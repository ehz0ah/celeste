==> flow/design.v <==
`timescale 1ns / 1ps
module death_counter (
    input clk,
    input [13:0] number,  
    output reg [3:0] an,
    output reg [6:0] seg
);
    reg [3:0] digit0, digit1, digit2, digit3;
    always @(*) begin
        digit0 = number % 10;
        digit1 = (number / 10) % 10;
        digit2 = (number / 100) % 10;
        digit3 = (number / 1000) % 10;
    end
    reg [15:0] refresh_counter = 0;
    always @(posedge clk)
        refresh_counter <= refresh_counter + 1;
    wire [1:0] current_digit = refresh_counter[15:14];
    always @(*) begin
        case (current_digit)
            2'b00: begin
                an = 4'b1110;
                seg = seg_decoder(digit0);
            end
            2'b01: begin
                an = 4'b1101;
                seg = seg_decoder(digit1);
            end
            2'b10: begin
                an = 4'b1011;
                seg = seg_decoder(digit2);
            end
            2'b11: begin
                an = 4'b0111;
                seg = seg_decoder(digit3);
            end
        endcase
    end
    function [6:0] seg_decoder;
        input [3:0] num;
        begin
            case (num)
                4'd0: seg_decoder = 7'b1000000;
                4'd1: seg_decoder = 7'b1111001;
                4'd2: seg_decoder = 7'b0100100;
                4'd3: seg_decoder = 7'b0110000;
                4'd4: seg_decoder = 7'b0011001;
                4'd5: seg_decoder = 7'b0010010;
                4'd6: seg_decoder = 7'b0000010;
                4'd7: seg_decoder = 7'b1111000;
                4'd8: seg_decoder = 7'b0000000;
                4'd9: seg_decoder = 7'b0010000;
                default: seg_decoder = 7'b1111111;  
            endcase
        end
    endfunction
endmodule
# Step by step through the tools: death_counter
# The steps from the RTL of death_counter to its reports follow in flow order.
# Lines are those of the file above, counted from 1.
# Operators: Yosys type, input widths -> output width; for muxes data width and select width s.
# Cell names lack the library's common part.
# The mark n/a stands for no value.
# setup
top_module	death_counter
clk_port	clk
cell_library	sky130hd
pvt_corner	tt_025C_1v80

# Word level
# Source: Yosys, flattened and elaborated, memories not mapped. Widths are those after wreduce; folded enables and synchronous resets count as part of the registers. Registers that Yosys merges into a memory's read port (data or address) are not register bits. Print and check cells do not count. Equal cells are merged and count once.
# Memory sizes are those after Yosys's memory passes, which may raise the word count (mostly to a power of two), join words into wider ones and drop unused or constant bits.
# word_totals
regBits	16
latchBits	0
ram_bits	0
romBits	448
clocked_rd_ports_x_width	0
n_memories	4
input_bits	15
output_inout_bits	11
word_cells	19
# mem_list
name	size	word_bits	rd	write_ports	line_no	source
(no name shown)	16	7	1	0	42	case (num)
(no name shown)	16	7	1	0	42
(no name shown)	16	7	1	0	42
(no name shown)	16	7	1	0	42
# classes
add_sub_neg	1
mul	0
n_div	7
cmp	0
n_eq	3
n_shift	0
muxes	2
n_logic	0
reduce_logical	1
# op_table
op	count
$mod 32x4->32 const B	3
$div 14x10->32 const B	1
$div 14x7->32 const B	1
$div 14x4->32 const B	1
$mod 14x4->32 const B	1
$pmux 7 s4	1
$add 16x1->16 const B	1
$pmux 4 s4	1
$eq 2x2->1 const B	2
$eq 2x1->1 const B	1
$logic_not 2->1	1

# Longest topological paths
# Yosys ltp: most cells in a row. Word level: on the elaborated netlist, between registers, memories and ports. Mapped: between sequential cells and ports; inverters and the memories' decode and read muxes count.
# depth
ltp_word	2
abc_area	1
depth_mapped	77
mapped_depth_nobuf	77

# Mapped cells and area
# Source: synth_stat.txt of the flow (Yosys; design flattened, memories mapped). It holds for the ABC_AREA given above (unset counts as 0); a run with the other value may have another netlist.
# types
cell	count	type_area_um2
nand2_1	387	1.45E+03
inv_1	199	746.966
nand3_1	147	735.706
nor2_1	148	555.533
xor2_1	59	516.746
ha_1	40	500.48
nand2_2	53	331.568
dfxtp_1	16	320.307
nand4_1	48	300.288
o21ai_0	46	230.221
nand3_2	21	210.202
a21oi_1	31	155.149
nand2_4	13	146.39
nor2_2	23	143.888
nor2_4	9	101.347
inv_2	26	97.594
xnor2_1	10	87.584
nand3_4	4	70.067
# Not listed: further types 42, cells in them 120.
# mapped
stdcells	1400
yosys_area_um2	7637.3
sequential_area_um2	320.3
ff_cells	16
buffers	15

# Worst setup path after synthesis
# Source: OpenSTA report_checks on the synthesized netlist (no wires, ideal clock, input and output delay 20% of the period each), path of least setup slack; recovery checks are left aside. Register names are those of the netlist, which keeps one name where synthesis merged equal registers.
# synth_path
path_type	input to output
start	in number[11]
end	out seg[3]
clock_period_ns	19.2
input_delay_ns	3.840
output_delay_ns	3.840
t_first_pin_ns	3.840
arrival_time_ns	10.905
required_ns	15.360
path_slack_ns	4.455
path_delay_ns	7.065
stages	65
n_path_buf	0
period_less_setup_slack_ns	14.745
# "path_delay_ns" is the arrival time less input delay plus setup time.
# At an output port there is no setup time.
# "stages" counts driving pins, that of a launching flip-flop among them; a cell with two outputs on the path counts twice.
# "period_less_setup_slack_ns" = period - worst setup slack (recovery checks aside). The figure is calculated, with input and output delays left at 20% of the set period.
# The rows between start and end are the longest chain of elaborated cells between them; the timing report does not say that the signal goes this way. Where chains are equally long, one stands for them.
# A line is the first line of the expression or statement that the cell stems from. Yosys adds cells for indexed reads and writes and turns some case tables into memories.
# The chain passes a memory read, where the word-level depth is cut; so it can be longer than that depth.
# synth_between
path_cell_list	inv_1 nand2_1 ha_1 inv_1 nand2_1 nand2_2 nand3_2 nand2_2 nand3_1 nand2_2 nand3_4 inv_1 nand2_1 ha_1 o21ai_0 nand2_2 nor2_2 inv_1 [29 not listed] inv_2 ha_1 nand3_1 nand3_1 inv_1 nand3_1 nand2_1 o41ai_4 nand3_2 nand2_1 nand2_1 inv_1 ha_1 nand3_1 nand2_1 nand2_1 nand3_1 nand3_1
elab_chain_len	4
cells_between	12
lines_between	6
cone_classes	div: 7; mux: 1; memory: 4
# synth_lines
element	line_no	source
from (decl)	4	input [13:0] number,
$div 14x10->32	13	digit3 = (number / 1000) % 10;
$mod 32x4->32	13
$mem_v2 16x7	42	case (num)
$pmux 7 s4	20	case (current_digit)
to (decl)	6	output reg [6:0] seg

# Below are 2 stored runs of the flow (Yosys, OpenROAD; platform sky130hd) on death_counter, each with its settings, unordered. Constraints: input delay and output delay 20% of the set period each, output load 0.01 pF.
# A setting shown as . is not set for that run.
stored run	period_ns	CORE_UTILIZATION	SETUP_SLACK_MARGIN	PLACE_DENSITY	CORE_ASPECT_RATIO	CORE_MARGIN	CELL_PAD_IN_SITES_GLOBAL_PLACEMENT	TNS_END_PERCENT	ABC_AREA	GPL_TIMING_DRIVEN	CAP_MARGIN	SLEW_MARGIN	CELL_PAD_IN_SITES_DETAIL_PLACEMENT	MIN_ROUTING_LAYER
stored run 1	11.1	56	2.62	0.36	1.1	3	3	30	1	0	5	20	.	.
stored run 2	11.6	47	2.11	0.38	.	8	.	.	.	1	30	30	2	met1
# Stored run 1: unfinished; error GPL-0301 in placement
# Stored run 2: unfinished; error DPL-0033 in placement
