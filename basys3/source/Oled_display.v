==> flow/design.v <==
`timescale 1ns / 1ps
module Oled_Display(clk, reset, frame_begin, sending_pixels,
  sample_pixel, pixel_index, pixel_data, cs, sdin, sclk, d_cn, resn, vccen,
  pmoden);
localparam Width = 96;
localparam Height = 64;
localparam PixelCount = Width * Height;
localparam PixelCountWidth = $clog2(PixelCount);
parameter ClkFreq = 6250000;  
input clk, reset;
output frame_begin, sending_pixels, sample_pixel;
output [PixelCountWidth-1:0] pixel_index;
input [15:0] pixel_data;
output cs, sdin, sclk, d_cn, resn, vccen, pmoden;
localparam FrameFreq = 60;
localparam FrameDiv = ClkFreq / FrameFreq;
localparam FrameDivWidth = $clog2(FrameDiv);
reg [FrameDivWidth-1:0] frame_counter;
assign frame_begin = frame_counter == 0;
localparam PowerDelay = 20;  
localparam ResetDelay = 3;  
localparam VccEnDelay = 20;  
localparam StartupCompleteDelay = 100;  
localparam MaxDelay = StartupCompleteDelay;
localparam MaxDelayCount = (ClkFreq * MaxDelay) / 1000;
reg [$clog2(MaxDelayCount)-1:0] delay;
localparam StateCount = 32;
localparam StateWidth = $clog2(StateCount);
localparam PowerUp = 5'b00000;
localparam Reset = 5'b00001;
localparam ReleaseReset = 5'b00011;
localparam EnableDriver = 5'b00010;
localparam DisplayOff = 5'b00110;
localparam SetRemapDisplayFormat = 5'b00111;
localparam SetStartLine = 5'b00101;
localparam SetOffset = 5'b00100;
localparam SetNormalDisplay = 5'b01100;
localparam SetMultiplexRatio = 5'b01101;
localparam SetMasterConfiguration = 5'b01111;
localparam DisablePowerSave = 5'b01110;
localparam SetPhaseAdjust = 5'b01010;
localparam SetDisplayClock = 5'b01011;
localparam SetSecondPrechargeA = 5'b01001;
localparam SetSecondPrechargeB = 5'b01000;
localparam SetSecondPrechargeC = 5'b11000;
localparam SetPrechargeLevel = 5'b11001;
localparam SetVCOMH = 5'b11011;
localparam SetMasterCurrent = 5'b11010;
localparam SetContrastA = 5'b11110;
localparam SetContrastB = 5'b11111;
localparam SetContrastC = 5'b11101;
localparam DisableScrolling = 5'b11100;
localparam ClearScreen = 5'b10100;
localparam VccEn = 5'b10101;
localparam DisplayOn = 5'b10111;
localparam PrepareNextFrame = 5'b10110;
localparam SetColAddress = 5'b10010;
localparam SetRowAddress = 5'b10011;
localparam WaitNextFrame = 5'b10001;
localparam SendPixel = 5'b10000;
assign sending_pixels = state == SendPixel;
assign resn = state != Reset;
assign d_cn = sending_pixels;
assign vccen = state == VccEn || state == DisplayOn ||
  state == PrepareNextFrame || state == SetColAddress ||
  state == SetRowAddress || state == WaitNextFrame || state == SendPixel;
assign pmoden = !reset;
reg [15:0] color;
reg [StateWidth-1:0] state;
wire [StateWidth-1:0] next_state = fsm_next_state(state, frame_begin, pixel_index);
function [StateWidth-1:0] fsm_next_state;
  input [StateWidth-1:0] state;
  input frame_begin;
  input [PixelCountWidth-1:0] pixels_remain;
  case (state)
    PowerUp: fsm_next_state = Reset;
    Reset: fsm_next_state = ReleaseReset;
    ReleaseReset: fsm_next_state = EnableDriver;
    EnableDriver: fsm_next_state = DisplayOff;
    DisplayOff: fsm_next_state = SetRemapDisplayFormat;
    SetRemapDisplayFormat: fsm_next_state = SetStartLine;
    SetStartLine: fsm_next_state = SetOffset;
    SetOffset: fsm_next_state = SetNormalDisplay;
    SetNormalDisplay: fsm_next_state = SetMultiplexRatio;
    SetMultiplexRatio: fsm_next_state = SetMasterConfiguration;
    SetMasterConfiguration: fsm_next_state = DisablePowerSave;
    DisablePowerSave: fsm_next_state = SetPhaseAdjust;
    SetPhaseAdjust: fsm_next_state = SetDisplayClock;
    SetDisplayClock: fsm_next_state = SetSecondPrechargeA;
    SetSecondPrechargeA: fsm_next_state = SetSecondPrechargeB;
    SetSecondPrechargeB: fsm_next_state = SetSecondPrechargeC;
    SetSecondPrechargeC: fsm_next_state = SetPrechargeLevel;
    SetPrechargeLevel: fsm_next_state = SetVCOMH;
    SetVCOMH: fsm_next_state = SetMasterCurrent;
    SetMasterCurrent: fsm_next_state = SetContrastA;
    SetContrastA: fsm_next_state = SetContrastB;
    SetContrastB: fsm_next_state = SetContrastC;
    SetContrastC: fsm_next_state = DisableScrolling;
    DisableScrolling: fsm_next_state = ClearScreen;
    ClearScreen: fsm_next_state = VccEn;
    VccEn: fsm_next_state = DisplayOn;
    DisplayOn: fsm_next_state = PrepareNextFrame;
    PrepareNextFrame: fsm_next_state = SetColAddress;
    SetColAddress: fsm_next_state = SetRowAddress;
    SetRowAddress: fsm_next_state = WaitNextFrame;
    WaitNextFrame: fsm_next_state = frame_begin ? SendPixel : WaitNextFrame;
    SendPixel: fsm_next_state = (pixel_index == PixelCount-1) ?
      PrepareNextFrame : SendPixel;
    default: fsm_next_state = PowerUp;
  endcase
endfunction
localparam SpiCommandMaxWidth = 40;
localparam SpiCommandBitCountWidth = $clog2(SpiCommandMaxWidth);
reg [SpiCommandBitCountWidth-1:0] spi_word_bit_count;
reg [SpiCommandMaxWidth-1:0] spi_word;
wire spi_busy = spi_word_bit_count != 0;
assign cs = !spi_busy;
assign sclk = clk | !spi_busy;
assign sdin = spi_word[SpiCommandMaxWidth-1] & spi_busy;
assign sample_pixel = (state == WaitNextFrame && frame_begin) ||
  (sending_pixels && frame_counter[3:0] == 0);
assign pixel_index = sending_pixels ?
  frame_counter[FrameDivWidth-1:$clog2(16)] : 0;
always @(negedge clk) begin
  if (reset) begin
    frame_counter <= 0;
    delay <= 0;
    state <= 0;
    spi_word <= 0;
    spi_word_bit_count <= 0;
  end else begin
    frame_counter <= (frame_counter == FrameDiv-1) ? 0 : frame_counter + 1;
    if (spi_word_bit_count > 1) begin
      spi_word_bit_count <= spi_word_bit_count - 1;
      spi_word <= {spi_word[SpiCommandMaxWidth-2:0], 1'b0};
    end else if (delay != 0) begin
      spi_word <= 0;
      spi_word_bit_count <= 0;
      delay <= delay - 1;
    end else begin
      state <= next_state;
      case (next_state)
        PowerUp: begin
          spi_word <= 0;
          spi_word_bit_count <= 0;
          delay <= (ClkFreq * PowerDelay) / 1000;
        end
        Reset: begin
          spi_word <= 0;
          spi_word_bit_count <= 0;
          delay <= (ClkFreq * ResetDelay) / 1000;
        end
        ReleaseReset: begin
          spi_word <= 0;
          spi_word_bit_count <= 0;
          delay <= (ClkFreq * ResetDelay) / 1000;
        end
        EnableDriver: begin
          spi_word <= {16'hFD12, {SpiCommandMaxWidth-16{1'b0}}};
          spi_word_bit_count <= 16;
          delay <= 1;
        end
        DisplayOff: begin
          spi_word <= {8'hAE, {SpiCommandMaxWidth-8{1'b0}}};
          spi_word_bit_count <= 8;
          delay <= 1;
        end
        SetRemapDisplayFormat: begin
          spi_word <= {16'hA072, {SpiCommandMaxWidth-16{1'b0}}};
          spi_word_bit_count <= 16;
          delay <= 1;
        end
        SetStartLine: begin
          spi_word <= {16'hA100, {SpiCommandMaxWidth-16{1'b0}}};
          spi_word_bit_count <= 16;
          delay <= 1;
        end
        SetOffset: begin
          spi_word <= {16'hA200, {SpiCommandMaxWidth-16{1'b0}}};
          spi_word_bit_count <= 16;
          delay <= 1;
        end
        SetNormalDisplay: begin
          spi_word <= {8'hA4, {SpiCommandMaxWidth-8{1'b0}}};
          spi_word_bit_count <= 8;
          delay <= 1;
        end
        SetMultiplexRatio: begin
          spi_word <= {16'hA83F, {SpiCommandMaxWidth-16{1'b0}}};
          spi_word_bit_count <= 16;
          delay <= 1;
        end
        SetMasterConfiguration: begin
          spi_word <= {16'hAD8E, {SpiCommandMaxWidth-16{1'b0}}};
          spi_word_bit_count <= 16;
          delay <= 1;
        end
        DisablePowerSave: begin
          spi_word <= {16'hB00B, {SpiCommandMaxWidth-16{1'b0}}};
          spi_word_bit_count <= 16;
          delay <= 1;
        end
        SetPhaseAdjust: begin
          spi_word <= {16'hB131, {SpiCommandMaxWidth-16{1'b0}}};
          spi_word_bit_count <= 16;
          delay <= 1;
        end
        SetDisplayClock: begin
          spi_word <= {16'hB3F0, {SpiCommandMaxWidth-16{1'b0}}};
          spi_word_bit_count <= 16;
          delay <= 1;
        end
        SetSecondPrechargeA: begin
          spi_word <= {16'h8A64, {SpiCommandMaxWidth-16{1'b0}}};
          spi_word_bit_count <= 16;
          delay <= 1;
        end
        SetSecondPrechargeB: begin
          spi_word <= {16'h8B78, {SpiCommandMaxWidth-16{1'b0}}};
          spi_word_bit_count <= 16;
          delay <= 1;
        end
        SetSecondPrechargeC: begin
          spi_word <= {16'h8C64, {SpiCommandMaxWidth-16{1'b0}}};
          spi_word_bit_count <= 16;
          delay <= 1;
        end
        SetPrechargeLevel: begin
          spi_word <= {16'hBB3A, {SpiCommandMaxWidth-16{1'b0}}};
          spi_word_bit_count <= 16;
          delay <= 1;
        end
        SetVCOMH: begin
          spi_word <= {16'hBE3E, {SpiCommandMaxWidth-16{1'b0}}};
          spi_word_bit_count <= 16;
          delay <= 1;
        end
        SetMasterCurrent: begin
          spi_word <= {16'h8706, {SpiCommandMaxWidth-16{1'b0}}};
          spi_word_bit_count <= 16;
          delay <= 1;
        end
        SetContrastA: begin
          spi_word <= {16'h8191, {SpiCommandMaxWidth-16{1'b0}}};
          spi_word_bit_count <= 16;
          delay <= 1;
        end
        SetContrastB: begin
          spi_word <= {16'h8250, {SpiCommandMaxWidth-16{1'b0}}};
          spi_word_bit_count <= 16;
          delay <= 1;
        end
        SetContrastC: begin
          spi_word <= {16'h837D, {SpiCommandMaxWidth-16{1'b0}}};
          spi_word_bit_count <= 16;
          delay <= 1;
        end
        DisableScrolling: begin
          spi_word <= {8'h25, {SpiCommandMaxWidth-8{1'b0}}};
          spi_word_bit_count <= 8;
          delay <= 1;
        end
        ClearScreen: begin
          spi_word <= {40'h2500005F3F, {SpiCommandMaxWidth-40{1'b0}}};
          spi_word_bit_count <= 40;
          delay <= 1;
        end
        VccEn: begin
          spi_word <= 0;
          spi_word_bit_count <= 0;
          delay <= (ClkFreq * VccEnDelay) / 1000;
        end
        DisplayOn: begin
          spi_word <= {8'hAF, {SpiCommandMaxWidth-8{1'b0}}};
          spi_word_bit_count <= 8;
          delay <= (ClkFreq * StartupCompleteDelay) / 1000;
        end
        PrepareNextFrame: begin
          spi_word <= 0;
          spi_word_bit_count <= 0;
          delay <= 1;
        end
        SetColAddress: begin
          spi_word <= {24'h15005F, {SpiCommandMaxWidth-24{1'b0}}};
          spi_word_bit_count <= 24;
          delay <= 1;
        end
        SetRowAddress: begin
          spi_word <= {24'h75003F, {SpiCommandMaxWidth-24{1'b0}}};
          spi_word_bit_count <= 24;
          delay <= 1;
        end
        WaitNextFrame: begin
          spi_word <= 0;
          spi_word_bit_count <= 0;
          delay <= 0;
        end
        SendPixel: begin
          spi_word <= {pixel_data, {SpiCommandMaxWidth-16{1'b0}}};
          spi_word_bit_count <= 16;
          delay <= 0;
        end
        default: begin
          spi_word <= 0;
          spi_word_bit_count <= 0;
          delay <= 0;
        end
      endcase
    end
  end
end
endmodule
-- From RTL to reports: Oled_Display
The steps from the RTL of Oled_Display to its reports follow in flow order.
Line numbers count from 1 in the design file above.
Library cell names are shortened.
The mark -- stands for no value.
- top module: Oled_Display
- clock: clk
- library: sky130hd
- corner: tt_025C_1v80

-- Elaborated design
Source: Yosys, flattened and elaborated, memories not mapped. Widths are those after wreduce. Registers that Yosys merges into a memory's read port (data or address) are not register bits. Print and check cells do not count. Equal cells are merged and count once.
- noted register bits after elaboration: 88
- bits of input ports at 18
- cells after elaboration: 119
- $add $sub $neg at 3
- $lt $le $gt $ge: 1
- equality and inequality tests: 65
- noted multiplexer cells: 12
- bitwise operators: 4
- reductions and logical operators: 28
- operators by type and width (cell ; count):
    40-bit parallel mux with 27-bit select ; 1
    5-bit == test (second input constant) ; 32
    5-bit parallel mux with 32-bit select ; 1
    20-bit parallel mux with 5-bit select ; 1
    5-bit by 4-bit == test with 1-bit output (second input constant) ; 16
    40-bit two-way mux ; 2
    5-bit by 3-bit == test with 1-bit output (second input constant) ; 8
    6-bit parallel mux with 5-bit select ; 1
    25-bit OR reduction ; 1
    20-bit by 1-bit subtractor with 20-bit output (second input constant) ; 1
    20-bit nonzero test ; 1
    5-bit by 2-bit == test with 1-bit output (second input constant) ; 4
    20-bit two-way mux ; 1
    19-bit OR reduction ; 1
    17-bit by 1-bit adder with 17-bit output (second input constant) ; 1
    17-bit == test (second input constant) ; 1
    17-bit logical NOT ; 1
    13-bit == test (second input constant) ; 1
    13-bit two-way mux ; 1
    6-bit two-way mux ; 2
    2-bit OR reduction ; 5
    5-bit by 1-bit == test with 1-bit output (second input constant) ; 2
    5-bit logical NOT ; 2
    1-bit logical OR ; 7
    6-bit by 1-bit subtractor with 6-bit output (second input constant) ; 1
    6-bit by 1-bit > comparator with 1-bit output (second input constant) ; 1
    6-bit nonzero test ; 1
    6-bit OR reduction ; 1
Other operator kinds: 12; their cells: 15.

-- Depth
Depth = most cells in a row (Yosys ltp): at word level without a register or memory, in the mapped netlist without a sequential cell, where the memories' decode and read muxes count.
- noted word-level depth: 10
- noted ABC_AREA: 0
- gate-level depth with buffers: 11
- mapped depth without buffers: 9

-- After synthesis
Source: synth_stat.txt of the flow (Yosys; design flattened, memories mapped). It holds for the ABC_AREA given above (unset counts as 0); a run with the other value may have another netlist.
The area totals of this step are shown rounded.
- cell types (cell type ; count ; total area (µm²)):
    dfxtp_1 ; 88 ; 1761.69
    nand2_1 ; 102 ; 382.867
    nor2_1 ; 85 ; 319.056
    a21oi_1 ; 57 ; 285.274
    o21ai_0 ; 56 ; 280.269
    nand3_1 ; 38 ; 190.182
    clkbuf_1 ; 42 ; 157.651
    nor3_1 ; 30 ; 150.144
    xnor2_1 ; 17 ; 148.893
    xor2_1 ; 16 ; 140.134
    nor4_1 ; 21 ; 131.376
    and2_1 ; 15 ; 93.84
    ha_1 ; 6 ; 75.072
    and3_1 ; 10 ; 62.56
    nand4_1 ; 10 ; 62.56
    o22ai_1 ; 10 ; 62.56
    or3_1 ; 10 ; 62.56
    a22oi_1 ; 8 ; 60.058
Other cell types: 55; their cells: 150.
- cells in the netlist at 771
- chip area (Yosys) at 5573 µm²
- mapped flip-flops: 88
- buffers: 56

Ticket comment

Settings and measured results of 2 stored flow runs for module Oled_Display (sky130hd), not sorted in any way. The constraints put input and output delay at 20% of the set period each and load the outputs with 0.01 pF.
"total power of the final layout": no workload was simulated; the value follows from the tool's default switching activity.
The results are shown rounded.

Stored run 1

==> flow/run.sh <==
#!/bin/bash
# the make line also repeats the synthesis and layout settings of config.mk as NAME=value (left out here)
make -C /OpenROAD-flow-scripts/flow DESIGN_CONFIG=/design/flow/config.mk WORK_HOME=/design/flow/orfs CLKGATE_MAP_FILE= finish
==> flow/config.mk <==
export PLATFORM = sky130hd
export DESIGN_NAME = Oled_Display
export DESIGN_NICKNAME = Oled_Display
export VERILOG_FILES = /design/flow/design.v
export SDC_FILE = /design/flow/constraint.sdc
export NUM_CORES = 4
export LEC_CHECK = 0
export CAP_MARGIN = 20
export CORE_MARGIN = 2
export CORE_UTILIZATION = 52
export GPL_TIMING_DRIVEN = 0
export MIN_ROUTING_LAYER = met2
export PLACE_DENSITY_LB_ADDON = 0.28
export SETUP_SLACK_MARGIN = 1.65
export SLEW_MARGIN = 20
export TNS_END_PERCENT = 50
==> flow/constraint.sdc <==
create_clock -name core_clock -period 6.58 [get_ports {clk}]
set_input_delay 1.3160 -clock core_clock [delete_from_list [all_inputs] [get_ports {clk}]]
set_output_delay 1.3160 -clock core_clock [all_outputs]
set_load 0.01 [all_outputs]

Stored run 1: no results, routing failed with GRT-0116.

Stored run 2

==> flow/run.sh <==
#!/bin/bash
# the make line also repeats the synthesis and layout settings of config.mk as NAME=value (left out here)
make -C /OpenROAD-flow-scripts/flow DESIGN_CONFIG=/design/flow/config.mk WORK_HOME=/design/flow/orfs CLKGATE_MAP_FILE= finish
==> flow/config.mk <==
export PLATFORM = sky130hd
export DESIGN_NAME = Oled_Display
export DESIGN_NICKNAME = Oled_Display
export VERILOG_FILES = /design/flow/design.v
export SDC_FILE = /design/flow/constraint.sdc
export NUM_CORES = 4
export LEC_CHECK = 0
export CAP_MARGIN = 20
export CORE_MARGIN = 2
export CORE_UTILIZATION = 40
export SETUP_SLACK_MARGIN = 0.7
export SLEW_MARGIN = 20
==> flow/constraint.sdc <==
create_clock -name core_clock -period 6.91 [get_ports {clk}]
set_input_delay 1.3820 -clock core_clock [delete_from_list [all_inputs] [get_ports {clk}]]
set_output_delay 1.3820 -clock core_clock [all_outputs]
set_load 0.01 [all_outputs]

Measured in stored run 2:
- worst setup slack after layout at 0.296 ns
- noted the final worst hold slack: 0.410 ns
- noted the netlist area reported by Yosys: 5573 µm²
- setup total negative slack at 0.000 ns
- total power of the final layout at 2896 uW
- standard-cell area after routing at 7610 µm²
- post-layout utilization at 0.555
- area inside the die boundary at 14890 µm²
